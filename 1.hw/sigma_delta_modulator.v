==> flow/design.v <==
module sigma_delta_modulator (
    input wire clk,               
    input wire rst_n,             
    input wire signed [15:0] in,  
    output reg out                
);
    wire [20:0] sd_in;
    reg signed [20:0] s1, w1, y1;
    reg signed [20:0] r, s, v, w, y;
    localparam FULLSC = 19'd49152;  
    assign sd_in = {{5{in[15]}}, in};
    always @* begin
        r = sd_in - y1;
        s = r + s1;
        v = s - y1;
        w = v + w1;
        y = (w[20] == 1'b0) ? FULLSC : - FULLSC;
    end
    always @(posedge clk or negedge rst_n) begin
        if (rst_n == 1'b0) begin
            s1 <= 0;
            w1 <= 0;
            y1  <= 0;
            out <= 0;
        end else begin
            s1 <= s;
            w1 <= w;
            y1 <= y;
            out <= ~w[20];  
        end
    end
endmodule
======== Tool chain data of sigma_delta_modulator ========
The steps from the RTL of sigma_delta_modulator to its reports follow in flow order.
Line numbers count from 1 in the design file above.
Cell names lack the library's common part.
A cell with -- has no value.
inputs
  design top .............................. sigma_delta_modulator
  clock input ............................. clk
  library ................................. sky130hd
  corner .................................. tt_025C_1v80

======== Word-level counts ========
Yosys after proc, flatten, opt, wreduce and memory -nomap, before mapping. Enables and synchronous resets that opt folds into registers are not counted as muxes. Memory bits, and registers merged into a memory's read port (data or address), are not among the register bits. Print and check cells are not counted. Equal cells are merged and count once.
operators by class
  add/subtract/negate cells ............... 4
  multiplexer cells ....................... 1
  bitwise logic cells ..................... 1
operators with widths
  kind               number
  adder 21 bit       2
  subtractor 21 bit  2
  2-to-1 mux 21 bit  1
  NOT 1 bit          1
bit counts
  flip-flop bits (word level) ............. 64
  bits of input ports ..................... 18

======== Logic depth ========
Depth = most cells in a row (Yosys ltp): at word level without a register or memory, in the mapped netlist without a sequential cell, where the memories' decode and read muxes count.
depth
  depth in word-level cells ............... 5
  ABC_AREA ................................ 0
  gate-level depth with buffers ........... 22
  mapped depth without buffers ............ 22

======== Mapped cells and area ========
Source: synth_stat.txt of the flow (Yosys; design flattened, memories mapped). It holds for the ABC_AREA given above (unset counts as 0); a run with the other value may have another netlist.
cells by type
  type      number  area in all (um^2)
  dfrtp_1   44      1.1E+03
  ha_1      67      838.304
  inv_1     153     574.301
  fa_1      12      240.23
  xnor2_1   26      227.718
  a21o_1    16      120.115
  a21oi_1   23      115.11
  xor2_1    11      96.342
  nor2_1    25      93.84
  o21ai_0   12      60.058
  nand2_1   14      52.55
  o21a_1    7       52.55
  and3_1    6       37.536
  nand2b_1  6       37.536
  nor2b_1   5       31.28
  nand3_1   6       30.029
  nor3_1    6       30.029
  o21bai_1  4       30.029
Not listed: further types 38, cells in them 60.
synthesis totals
  cell count .............................. 503
  cell area after synthesis ............... 4266.6 um^2
  sequential part of the area ............. 1101.1 um^2
  mapped flip-flops ....................... 44

======== Path before layout ========
OpenSTA on the mapped netlist: ideal clock, no wires. The path of least setup slack (recovery checks aside). Input and output delay are each 20% of the period. Register names are those of the netlist, which keeps one name where synthesis merged equal registers.
timing after synthesis
  path kind ............................... input to register
  start point ............................. input port in[5]
  end point ............................... register y1[15]
  clock period ............................ 5.38 ns
  input delay ............................. 1.076 ns
  launch time at the first pin ............ 1.076 ns
  arrival time ............................ 5.238 ns
  path slack .............................. 0.063 ns
  delay of the path ....................... 4.241 ns
  driving pins on the path ................ 22
  synthesis period reached ................ 5.317 ns
"delay of the path" is the arrival time less input delay plus setup time.
"driving pins on the path": output pins that drive a net of the path, with the launching flip-flop's if there is one; two outputs of one cell count as two.
"synthesis period reached" is the clock period less the worst setup slack; recovery checks do not enter. This is arithmetic on one report: input and output delays are still those of the set period (20% each).
Between the ends stands the longest chain of elaborated cells between them, by number of cells; it is not shown to be the way that was timed. Of several equally long chains one is given.
Each line given opens the expression or statement behind the cell; cells for indexed reads and writes are added by Yosys, which also makes memories of some case tables.
between the ends, after synthesis
  cells stage by stage .................... inv_1 ha_1 inv_1 ha_1 a21o_1 or3_1 o21bai_1 nand2_1 a21o_1 a21o_1 a31oi_1 xor2_1 fa_1 inv_1 ha_1 a21oi_1 inv_1 a2111oi_4 o21ai_2 o31ai_4 xnor2_1 xor2_1
  cells in the longest elaborated chain ... 5
  elaborated cells between the ends (all ways) .. 5
  classes of those cells .................. add/sub: 4; mux: 1
ends and longest elaborated chain, after synthesis
  what               line  text
  from (decl)        4     input wire signed [15:0] in,
  subtractor 21 bit  13    r = sd_in - y1;
  adder 21 bit       14    s = r + s1;
  subtractor 21 bit  15    v = s - y1;
  adder 21 bit       16    w = v + w1;
  2-to-1 mux 21 bit  17    y = (w[20] == 1'b0) ? FULLSC : - FULLSC;
  to (assign)        23    y1  <= 0;
  to (assign)        28    y1 <= y;
  to (decl)          8     reg signed [20:0] s1, w1, y1;

======== Timing after layout ========
From the final timing report of stored run 1: the path of least setup slack in the routed layout; clock arrival at registers is part of the times.
timing post-layout
  path kind ............................... input to register
  start point ............................. input port in[5]
  end point ............................... register y1[15]
  clock period ............................ 5.91 ns
  input delay ............................. 1.18 ns
  launch time at the first pin ............ 1.18 ns
  arrival time ............................ 5.99 ns
  path slack .............................. 0.15 ns
  driving pins on the path ................ 23
Between the ends stands the longest chain of elaborated cells between them, by number of cells; it is not shown to be the way that was timed. Of several equally long chains one is given.
between the ends, post-layout
  cells stage by stage .................... clkdlybuf4s50_1 inv_1 ha_1 inv_1 ha_1 a21o_1 or3_1 o21bai_1 nand2_1 a21o_1 a21o_1 a31oi_2 xor2_1 fa_1 inv_1 ha_1 a21oi_2 inv_1 a2111oi_4 o21ai_2 o31ai_4 xnor2_1 xor2_1
  cells in the longest elaborated chain ... 5
  elaborated cells between the ends (all ways) .. 5
  classes of those cells .................. add/sub: 4; mux: 1
ends and longest elaborated chain, post-layout
  what               line  text
  from (decl)        4     input wire signed [15:0] in,
  subtractor 21 bit  13    r = sd_in - y1;
  adder 21 bit       14    s = r + s1;
  subtractor 21 bit  15    v = s - y1;
  adder 21 bit       16    w = v + w1;
  2-to-1 mux 21 bit  17    y = (w[20] == 1'b0) ? FULLSC : - FULLSC;
  to (assign)        23    y1  <= 0;
  to (assign)        28    y1 <= y;
  to (decl)          8     reg signed [20:0] s1, w1, y1;

==> results <==
Stored flow runs of sigma_delta_modulator (2 of them; Yosys, OpenROAD, sky130hd). They differ in their settings and are not a sequence. Constraints: input delay and output delay 20% of the set period each, output load 0.01 pF.
"worst setup path time (ns)" means the part of the period allowed to the worst setup path (the constraints hold back 20% at inputs and 20% at outputs) less its slack; where the path has registers, the arrival times of their clocks count too.

Flow files of stored run 1
==> flow/run.sh <==
#!/bin/bash
# the make line also repeats the synthesis and layout settings of config.mk as NAME=value (left out here)
make -C /OpenROAD-flow-scripts/flow DESIGN_CONFIG=/design/flow/config.mk WORK_HOME=/design/flow/orfs CLKGATE_MAP_FILE= finish
==> flow/config.mk <==
export PLATFORM = sky130hd
export DESIGN_NAME = sigma_delta_modulator
export DESIGN_NICKNAME = sigma_delta_modulator
export VERILOG_FILES = /design/flow/design.v
export SDC_FILE = /design/flow/constraint.sdc
export NUM_CORES = 4
export LEC_CHECK = 0
export CAP_MARGIN = 20
export CELL_PAD_IN_SITES_DETAIL_PLACEMENT = 2
export CELL_PAD_IN_SITES_GLOBAL_PLACEMENT = 1
export CORE_MARGIN = 10
export CORE_UTILIZATION = 35
export CTS_CLUSTER_DIAMETER = 80
export HOLD_SLACK_MARGIN = 0.21
export PLACE_DENSITY_LB_ADDON = 0.01
export SETUP_SLACK_MARGIN = -0.25
export SLEW_MARGIN = 20
export TNS_END_PERCENT = 80
==> flow/constraint.sdc <==
create_clock -name core_clock -period 5.91 [get_ports {clk}]
set_input_delay 1.1820 -clock core_clock [delete_from_list [all_inputs] [get_ports {clk}]]
set_output_delay 1.1820 -clock core_clock [all_outputs]
set_load 0.01 [all_outputs]

report of stored run 1
yosys chip area after synthesis (um^2): 4266.6
finish__design__die__area: 17006.8
finish__design__instance__area__stdcell: 5082.4
finish__timing__setup__ws: 0.146
finish__timing__setup__tns: 0.000
worst setup path time (ns): 4.58
worst setup path kind: input to register

Flow files of stored run 2
==> flow/run.sh <==
#!/bin/bash
# the make line also repeats the synthesis and layout settings of config.mk as NAME=value (left out here)
make -C /OpenROAD-flow-scripts/flow DESIGN_CONFIG=/design/flow/config.mk WORK_HOME=/design/flow/orfs CLKGATE_MAP_FILE= finish
==> flow/config.mk <==
export PLATFORM = sky130hd
export DESIGN_NAME = sigma_delta_modulator
export DESIGN_NICKNAME = sigma_delta_modulator
export VERILOG_FILES = /design/flow/design.v
export SDC_FILE = /design/flow/constraint.sdc
export NUM_CORES = 4
export LEC_CHECK = 0
export ABC_AREA = 0
export CAP_MARGIN = 20
export CELL_PAD_IN_SITES_DETAIL_PLACEMENT = 2
export CELL_PAD_IN_SITES_GLOBAL_PLACEMENT = 0
export CORE_MARGIN = 9
export CORE_UTILIZATION = 40
export CTS_CLUSTER_SIZE = 48
export MAX_ROUTING_LAYER = met4
export MIN_ROUTING_LAYER = met1
export PLACE_DENSITY_LB_ADDON = 0.09
export SLEW_MARGIN = 20
==> flow/constraint.sdc <==
create_clock -name core_clock -period 5.51 [get_ports {clk}]
set_input_delay 1.1020 -clock core_clock [delete_from_list [all_inputs] [get_ports {clk}]]
set_output_delay 1.1020 -clock core_clock [all_outputs]
set_load 0.01 [all_outputs]

report of stored run 2: did not finish, route, DPL-0033
